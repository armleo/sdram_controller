==> flow/design.v <==
module sdram_controller(
	input 	wire 		clk,
	input	wire		arst_n,
	input	wire		clk_90_degree,
	output reg			init_done,
	input	wire [ADDR_WIDTH-1:0]			dbus_address,
	input	wire [$clog2(BURST_MAX):0]		dbus_burstcount,
	input	wire 							dbus_read,
	output	reg 							dbus_readdatavalid,
	output	wire [(8 * BYTE_AMOUNT)-1:0]	dbus_readdata,
	input	wire							dbus_write,
	input	wire [(8 * BYTE_AMOUNT)-1:0]	dbus_writedata,
	input	wire [BYTE_AMOUNT-1:0]			dbus_byteenable,
	output	reg								dbus_waitrequest,
	output	wire							sdram_CLK,
	output	reg								sdram_CKE,
	output	wire							sdram_nCS,
	output	wire							sdram_nRAS,
	output	wire							sdram_nCAS,
	output	wire							sdram_nWE,
	output	reg  [BANK_WIDTH-1 		:0]		sdram_BA = {BANK_WIDTH{1'b0}},
	output	reg  [ROW_WIDTH-1  		:0]		sdram_ADDR = {ROW_WIDTH{1'd0}},
	output	wire  [BYTE_AMOUNT-1	:0]			sdram_DM,
	inout	wire [(8 * BYTE_AMOUNT)-1:0]	sdram_DQ
);
parameter CLK_TIME = 18;	 
parameter tRP = 18;				 
parameter tRFC = 66;			 
parameter tMRD = 2;				 
parameter tREF = 64000000;		 
parameter tRCD = 18;			 
parameter tCAS = 3'd3;			 
localparam tWR = 2;				 
localparam INIT_100US_DELAY_CKS = 100_000 / CLK_TIME;
localparam PRECHARGE_DELAY_CKS = (tRP + (CLK_TIME/2)) / CLK_TIME;
localparam AUTOREFRESH_DELAY_CKS = (tRFC + (CLK_TIME/2)) / CLK_TIME;
localparam MODE_REGISTER_DELAY_CKS = tMRD;
localparam ACTIVATE_DELAY_CKS = (tRCD + (CLK_TIME/2)) / CLK_TIME;
localparam REFRESH_CKS = (tREF / REFRESH_CYCLES - CLK_TIME) / CLK_TIME;
localparam REFRESH_CYCLES = 2**ROW_WIDTH;
parameter WORD_WIDTH	= 1;
parameter COL_WIDTH		= 9;
parameter BANK_WIDTH	= 2;
parameter ROW_WIDTH		= 13;
parameter BURST_MAX		= 64;
localparam ADDR_WIDTH   = WORD_WIDTH + COL_WIDTH + BANK_WIDTH + ROW_WIDTH;
localparam BYTE_AMOUNT  = 2**WORD_WIDTH;
localparam BANK_AMOUNT = 2**BANK_WIDTH;
reg [ADDR_WIDTH-1:0] r_dbus_address = 0;
wire [ROW_WIDTH-1:0] avl_row = r_dbus_address[WORD_WIDTH + COL_WIDTH + BANK_WIDTH + ROW_WIDTH - 1 : WORD_WIDTH + COL_WIDTH + BANK_WIDTH];
wire [BANK_WIDTH-1:0] avl_bank = r_dbus_address[WORD_WIDTH + COL_WIDTH + BANK_WIDTH - 1 : WORD_WIDTH + COL_WIDTH];
wire [COL_WIDTH-1:0] avl_col = r_dbus_address[WORD_WIDTH + COL_WIDTH - 1 : WORD_WIDTH];
localparam 	STATE_INIT_WAIT 				= 5'd0,
			STATE_NOP						= 5'd1,
			STATE_INIT_PRECHARGE_ALL 		= 5'd2,
			STATE_INIT_ISSUE_AUTOREFRESH_1 	= 5'd3,
			STATE_INIT_ISSUE_AUTOREFRESH_2 	= 5'd4,
			STATE_INIT_ISSUE_MRS			= 5'd5,
			STATE_IDLE						= 5'd6,
			STATE_CLOSE_ALL_BANKS			= 5'd7,
			STATE_AUTO_REFRESH				= 5'd8,
			STATE_ACTIVATE					= 5'd9,
			STATE_WRITE_BEGIN				= 5'd10,
			STATE_READ						= 5'd11,
			STATE_WRITE						= 5'd12,
			STATE_WRITE_BURST_STOP			= 5'd13
			;
assign sdram_CLK = clk_90_degree;
reg [3:0] command;
assign sdram_nCS = command[3];
assign sdram_nRAS = command[2];
assign sdram_nCAS = command[1];
assign sdram_nWE = command[0];
localparam 	COMMAND_NOP = 4'b0111,
			COMMAND_ACTIVE = 4'b0011,
			COMMAND_READ = 4'b0101,
			COMMAND_WRITE = 4'b0100,
			COMMAND_BST = 4'b0110,
			COMMAND_PRECHARGE = 4'b0010,
			COMMAND_AUTOREFRESH = 4'b0001,
			COMMAND_LMR = 4'b0000
			;
reg [4:0] state = STATE_INIT_WAIT;
reg [4:0] nxt_state = STATE_INIT_WAIT;
reg [31:0] delay_counter = 0;
reg refresh_counter_enable = 0;
reg [15:0] refresh_counter = 0;
reg [$clog2(BURST_MAX+1):0] burst_remaining = 0;
reg [$clog2(BURST_MAX+2):0] read_counter; 
reg force_datamask;
assign sdram_DQ = (state == STATE_WRITE || state == STATE_WRITE_BEGIN) ? dbus_writedata : {BYTE_AMOUNT*8{1'bZ}};
assign sdram_DM = (~dbus_byteenable) | {BYTE_AMOUNT{force_datamask}};
assign dbus_readdata = sdram_DQ;
always @* begin
	dbus_readdatavalid = 0;
	sdram_CKE = 1;
	sdram_BA = avl_bank;
	sdram_ADDR = {ROW_WIDTH{1'b0}};
	force_datamask = 0;
	command = COMMAND_NOP;
	dbus_waitrequest = 1;
	case (state)
		STATE_INIT_WAIT: begin
			sdram_CKE = 0;
			command = COMMAND_NOP;
			sdram_BA = 0;
		end
		STATE_INIT_PRECHARGE_ALL: begin
			command = COMMAND_PRECHARGE;
			sdram_ADDR[10] = 1'd1;
			force_datamask = 1;
			sdram_BA = 0;
		end
		STATE_INIT_ISSUE_AUTOREFRESH_1: begin
			command = COMMAND_AUTOREFRESH;
			sdram_BA = 0;
		end
		STATE_INIT_ISSUE_AUTOREFRESH_2: begin
			sdram_BA = 0;
			command = COMMAND_AUTOREFRESH;
		end
		STATE_INIT_ISSUE_MRS: begin
			sdram_BA = 0;
			command = COMMAND_LMR;
			sdram_ADDR = {
				1'b0,		 
				2'b00,		 
				tCAS,		 
				4'b0111		 
			};
		end
		STATE_AUTO_REFRESH: begin
			command = COMMAND_AUTOREFRESH;
		end
		STATE_CLOSE_ALL_BANKS: begin
			command = COMMAND_PRECHARGE;
			force_datamask = 1;
			sdram_ADDR = {ROW_WIDTH{1'd1}};
		end
		STATE_ACTIVATE: begin
			command = COMMAND_ACTIVE;
			sdram_ADDR = avl_row;
			sdram_BA = avl_bank;
		end
		STATE_WRITE_BEGIN: begin
			command = COMMAND_WRITE;
			sdram_ADDR = avl_col;
			sdram_BA = avl_bank;
			dbus_waitrequest = 0;
		end
		STATE_WRITE: begin
			dbus_waitrequest = 0;
			command = COMMAND_NOP;
		end
		STATE_WRITE_BURST_STOP: begin
			command = COMMAND_BST;
		end
		STATE_READ: begin
			if(read_counter == 0) begin
				command = COMMAND_READ;
				sdram_ADDR = avl_col;
				sdram_BA = avl_bank;
			end else if(read_counter == burst_remaining) begin
				command = COMMAND_BST;
			end else begin
				command = COMMAND_NOP;
			end
			if((read_counter > tCAS-1) && (read_counter < burst_remaining + tCAS)) begin
				dbus_readdatavalid = 1;
				dbus_waitrequest = 0;
			end else begin
				dbus_readdatavalid = 0;
				dbus_waitrequest = 1;
			end
		end
		STATE_IDLE: begin
			dbus_waitrequest = (dbus_read || dbus_write);
			command = COMMAND_NOP;
		end
		default: begin
			command = COMMAND_NOP;
		end
	endcase
end 
initial begin
	delay_counter <= 0;
	state <= STATE_INIT_WAIT;
	refresh_counter_enable <= 0;
	refresh_counter <= 0;
	init_done <= 0;
end
always @(posedge clk or negedge arst_n) begin
	if(!arst_n) begin
		delay_counter <= 0;
		state <= STATE_INIT_WAIT;
		refresh_counter_enable <= 0;
		refresh_counter <= 0;
		init_done <= 0;
	end else begin
		if(refresh_counter_enable) begin
			refresh_counter <= refresh_counter + 16'd1;
		end
		case (state)
			STATE_NOP: begin
				if(delay_counter > 0)
					delay_counter <= delay_counter - 1'd1;
				else
					state <= nxt_state;
			end
			STATE_INIT_WAIT: begin
				state <= STATE_NOP;
				nxt_state <= STATE_INIT_PRECHARGE_ALL;
				delay_counter <= INIT_100US_DELAY_CKS - 1'd1;
			end
			STATE_INIT_PRECHARGE_ALL: begin
				state <= STATE_NOP;
				nxt_state <= STATE_INIT_ISSUE_AUTOREFRESH_1;
				delay_counter <= PRECHARGE_DELAY_CKS - 1'd1;
			end
			STATE_INIT_ISSUE_AUTOREFRESH_1: begin
				state <= STATE_NOP;
				nxt_state <= STATE_INIT_ISSUE_AUTOREFRESH_2;
				delay_counter <= AUTOREFRESH_DELAY_CKS - 1'd1;
			end
			STATE_INIT_ISSUE_AUTOREFRESH_2: begin
				state <= STATE_NOP;
				nxt_state <= STATE_INIT_ISSUE_MRS;
				delay_counter <= AUTOREFRESH_DELAY_CKS - 1'd1;
			end
			STATE_INIT_ISSUE_MRS: begin
				state <= STATE_NOP;
				nxt_state <= STATE_IDLE;
				delay_counter <= MODE_REGISTER_DELAY_CKS - 1'd1;
				refresh_counter <= 0;
				refresh_counter_enable <= 1;
			end
			STATE_IDLE: begin
				init_done <= 1;
				if(refresh_counter >= REFRESH_CKS) begin
					state <= STATE_AUTO_REFRESH;
				end else if(dbus_read) begin
					state <= STATE_ACTIVATE;
					nxt_state <= STATE_READ;
					burst_remaining <= dbus_burstcount;
					read_counter <= 0;
					r_dbus_address <= dbus_address;
				end else if(dbus_write) begin
					state <= STATE_ACTIVATE;
					nxt_state <= STATE_WRITE_BEGIN;
					burst_remaining <= dbus_burstcount;
					r_dbus_address <= dbus_address;
				end
			end
			STATE_CLOSE_ALL_BANKS: begin
				state <= STATE_NOP;
				nxt_state <= STATE_IDLE;
				delay_counter <= PRECHARGE_DELAY_CKS - 1'd1;
			end
			STATE_AUTO_REFRESH: begin
				refresh_counter <= refresh_counter - REFRESH_CKS;
				delay_counter <= AUTOREFRESH_DELAY_CKS - 1'd1;
				state <= STATE_NOP;
				nxt_state <= STATE_IDLE;
			end
			STATE_ACTIVATE: begin
				state <= STATE_NOP;
				delay_counter <= ACTIVATE_DELAY_CKS - 1'd1;
			end
			STATE_WRITE_BEGIN: begin
				if(burst_remaining == 1)
					state <= STATE_WRITE_BURST_STOP;
				else begin
					state <= STATE_WRITE;
					burst_remaining <= burst_remaining - 1'd1;
				end
			end
			STATE_WRITE: begin
				if(burst_remaining > 1) begin
					burst_remaining <= burst_remaining - 1'd1;
				end else begin
					state <= STATE_WRITE_BURST_STOP;
				end
			end
			STATE_WRITE_BURST_STOP: begin
				state <= STATE_NOP;
				delay_counter <= tWR - 1'd1;
				nxt_state <= STATE_CLOSE_ALL_BANKS;
			end
			STATE_READ: begin
				read_counter <= read_counter + 1'd1;
				if(read_counter == burst_remaining + tCAS + 1)
					state <= STATE_CLOSE_ALL_BANKS;
			end
		endcase
	end
end
endmodule
# == Reports on sdram_controller ==
# The steps from the RTL of sdram_controller to its reports follow in flow order.
# Line numbers count from 1 in the design file above.
# The mark n/a stands for no value.
# design
design,sdram_controller
clock,clk
lib,sky130hd
pvt_corner,tt_025C_1v80

# == After elaboration ==
# Yosys after proc, flatten, opt, wreduce and memory -nomap, before mapping. Memory bits, and registers merged into a memory's read port (data or address), are not among the register bits. Print and check cells are not counted.
# op_classes
n_addsub,8
n_cmp,5
equal,26
n_mux,42
logic,3
reduce_logical,26
# op_table
op,count
32-bit parallel mux with 5-bit select,1
8-bit two-way mux,7
10-bit parallel mux with 5-bit select,1
25-bit two-way mux,2
5-bit two-way mux,9
5-bit parallel mux with 7-bit select,1
32-bit by 1-bit subtractor with 32-bit output (second input constant),1
32-bit by 1-bit > comparator with 1-bit output (second input constant),1
16-bit parallel mux with 2-bit select,1
32-bit two-way mux,1
16-bit two-way mux,2
5-bit by 4-bit == test with 1-bit output (second input constant),6
5-bit parallel mux with 6-bit select,1
8-bit parallel mux with 3-bit select,1
3-bit parallel mux with 7-bit select,1
5-bit by 3-bit == test with 1-bit output (second input constant),4
16-bit by 1-bit adder with 16-bit output (second input constant),1
16-bit by 9-bit subtractor with 16-bit output (second input constant),1
16-bit by 9-bit >= comparator with 1-bit output (second input constant),1
2-bit inequality test (second input constant),8
8-bit parallel mux with 2-bit select,1
4-bit AND reduction,3
5-bit by 2-bit == test with 1-bit output (second input constant),2
8-bit by 10-bit == test with 1-bit output,1
9-bit by 1-bit adder with 10-bit output (second input constant),1
3-bit OR reduction,3
8-bit by 2-bit adder with 9-bit output (second input constant),1
9-bit OR reduction,1
# Not listed: further kinds 33, cells in them 46.
# bits
reg_bits,101
in_bits,55

# == Logic depth ==
# Yosys ltp: most cells in a row. Word level: on the elaborated netlist, between registers, memories and ports. Mapped: between sequential cells and ports; inverters and the memories' decode and read muxes count.
# depth
word_depth,5
ABC_AREA,0
ltp_mapped,11
mapped_depth_nobuf,9

# == Synthesis result ==
# Yosys stat after the flow's synthesis: flattened, memories mapped to cells. It holds for the ABC_AREA given above (unset counts as 0); a run with the other value may have another netlist.
# synth_totals
cell_count,746
area_um2,6641.4
seqArea_um2,2672.6
ff_cells,98
# by_type
cell_type,count
sky130_fd_sc_hd__dfrtp_1,54
sky130_fd_sc_hd__edfxtp_1,44
sky130_fd_sc_hd__a21oi_1,54
sky130_fd_sc_hd__buf_4,36
sky130_fd_sc_hd__ha_1,20
sky130_fd_sc_hd__o21ai_0,49
sky130_fd_sc_hd__nand2_1,63
sky130_fd_sc_hd__nor2_1,63
sky130_fd_sc_hd__xnor2_1,19
sky130_fd_sc_hd__clkbuf_1,33
sky130_fd_sc_hd__nor3_1,24
sky130_fd_sc_hd__nand3_1,22
sky130_fd_sc_hd__nand2b_1,16
sky130_fd_sc_hd__nor2b_1,16
sky130_fd_sc_hd__a221o_1,9
sky130_fd_sc_hd__or4_1,12
sky130_fd_sc_hd__or3_1,14
sky130_fd_sc_hd__xor2_1,10
# Not listed: further types 58, cells in them 188.

# == Path before layout ==
# OpenSTA on the mapped netlist: ideal clock, no wires. The path of least setup slack (recovery checks aside). Input and output delay are each 20% of the period. Register names are those of the netlist, which keeps one name where synthesis merged equal registers.
# synth_path
kind,register to register
start,register refresh_counter[0]
end,register burst_remaining[0]
tclk_ps,2970
setup_ps,388
launch_ps,0
arrival_time_ps,2442
t_required_ps,2582
slack_ps,140
delay_ps,2830
path_stages,9
synth_period_reached_ps,2830
# "delay_ps" is the arrival time less input delay plus setup time.
# "path_stages": output pins that drive a net of the path, with the launching flip-flop's if there is one; two outputs of one cell count as two.
# "synth_period_reached_ps" = period - worst setup slack (recovery checks aside). The figure is calculated, with input and output delays left at 20% of the set period.
# Between the ends stands the longest chain of elaborated cells between them, by number of cells; it is not shown to be the way that was timed. Of several equally long chains one is given.
# A line is the first line of the expression or statement that the cell stems from. Yosys adds cells for indexed reads and writes and turns some case tables into memories.
# A register here has more assigning lines than the two given.
# Only ways into the end's enable, where the timed path ends, are counted here.
# synth_between
path_cell_list,sky130_fd_sc_hd__dfrtp_1 -> sky130_fd_sc_hd__inv_1 -> sky130_fd_sc_hd__ha_1 -> sky130_fd_sc_hd__nor3b_1 -> sky130_fd_sc_hd__a21boi_0 -> sky130_fd_sc_hd__nand4bb_1 -> sky130_fd_sc_hd__o21ai_0 -> sky130_fd_sc_hd__nand2_1 -> sky130_fd_sc_hd__a221oi_1
elab_chain_cells,3
cone_cells,3
cone_lines,1
cone_classes,1 x compare; 1 x eq/ne; 1 x reduce/logical
# synth_rtl
element,line,rtl
start: declaration,87,reg [15:0] refresh_counter = 0;
start: assignment,201,refresh_counter <= refresh_counter + 16'd1;
start: assignment,260,refresh_counter <= refresh_counter - REFRESH_CKS;
16-bit by 9-bit >= comparator with 1-bit output,239,if(refresh_counter >= REFRESH_CKS) begin
2-bit inequality test,n/a,
6-bit AND reduction,n/a,
end: assignment,244,burst_remaining <= dbus_burstcount;
end: assignment,250,burst_remaining <= dbus_burstcount;
end: declaration,88,reg [$clog2(BURST_MAX+1):0] burst_remaining = 0;

# == Path in the finished layout ==
# From the final timing report of entry A: the path of least setup slack in the routed layout; clock arrival at registers is part of the times.
# The report prints the path's times to 10 ps; the period is as set.
# layout_path
kind,register to output
start,register burst_remaining[4]
end,output dbus_waitrequest
tclk_ps,2240
output_delay_ps,450
launch_ps,370
arrival_time_ps,2540
t_required_ps,1790
slack_ps,-750
path_stages,13
# Between the ends stands the longest chain of elaborated cells between them, by number of cells; it is not shown to be the way that was timed. Of several equally long chains one is given.
# A register here has more assigning lines than the two given.
# layout_between
path_cell_list,sky130_fd_sc_hd__edfxtp_1 -> sky130_fd_sc_hd__buf_6 -> sky130_fd_sc_hd__and3_4 -> sky130_fd_sc_hd__buf_8 -> sky130_fd_sc_hd__o21ai_4 -> sky130_fd_sc_hd__nor2_2 -> sky130_fd_sc_hd__xnor2_2 -> sky130_fd_sc_hd__ha_1 -> sky130_fd_sc_hd__a211oi_2 -> sky130_fd_sc_hd__nand2_1 -> sky130_fd_sc_hd__a31oi_1 -> sky130_fd_sc_hd__o21ai_1 -> sky130_fd_sc_hd__buf_2
elab_chain_cells,5
cone_cells,5
cone_lines,2
cone_classes,1 x add/sub; 1 x compare; 2 x mux; 1 x reduce/logical
# layout_rtl
element,line,rtl
start: declaration,88,reg [$clog2(BURST_MAX+1):0] burst_remaining = 0;
start: assignment,244,burst_remaining <= dbus_burstcount;
start: assignment,250,burst_remaining <= dbus_burstcount;
8-bit by 2-bit adder with 8-bit output,168,if((read_counter > tCAS-1) && (read_counter < burst_remaining + tCAS)) begin
8-bit less-than comparator,168,
1-bit logical AND,168,
1-bit two-way mux,168,
1-bit parallel mux with 3-bit select,102,case (state)
end: declaration,14,"output reg dbus_waitrequest,"

# Below are 2 stored runs of the flow (Yosys, OpenROAD; platform sky130hd) on sdram_controller, each with its settings and what was measured, unordered. Constraints: input delay and output delay 20% of the set period each, output load 0.01 pF.
# "achieved_period_ps": clock period set for the run, less the worst setup slack. It is reckoned from that one timing run; input and output delays stay at 20% of the period that was set.
# "worst_path_ps" means the part of the period allowed to the worst setup path (the constraints hold back 20% at inputs and 20% at outputs) less its slack; where the path has registers, the arrival times of their clocks count too.
# "power_uw" rests on the timing tool's default activity at the inputs, not on a simulated workload.
# "worst_path_ps" is known to 10 ps.
# Settings: n/a = not set for that run.
stored run,period_ns,CORE_UTILIZATION,SETUP_SLACK_MARGIN,HOLD_SLACK_MARGIN,GPL_TIMING_DRIVEN,GPL_ROUTABILITY_DRIVEN,CTS_CLUSTER_SIZE,MAX_ROUTING_LAYER,CAP_MARGIN,CORE_MARGIN,SLEW_MARGIN,PLACE_DENSITY,TNS_END_PERCENT,ABC_AREA,CTS_CLUSTER_DIAMETER,MIN_ROUTING_LAYER,synthArea_um2,design.die.area_um2,finalCellArea_um2,post_route_util_pct,fin_ws_ps,final_setup_tns_ps,holdWs_ps,power_uw,achieved_period_ps,worst_path_ps,critical_path_kind
entry A,2.24,50,0.31,0.16,0,1,26,met4,20,2,20,n/a,n/a,n/a,n/a,n/a,6641.4,14220.6,10885.4,83.2,-747,-9118,482,3754,2987,2540,register to output
entry B,4.48,70,n/a,n/a,0,n/a,n/a,n/a,0,2,20,0.89,70,0,108,met1,6641.4,10283.0,7768.7,84.1,241,0,503,1609,4239,3340,register to output
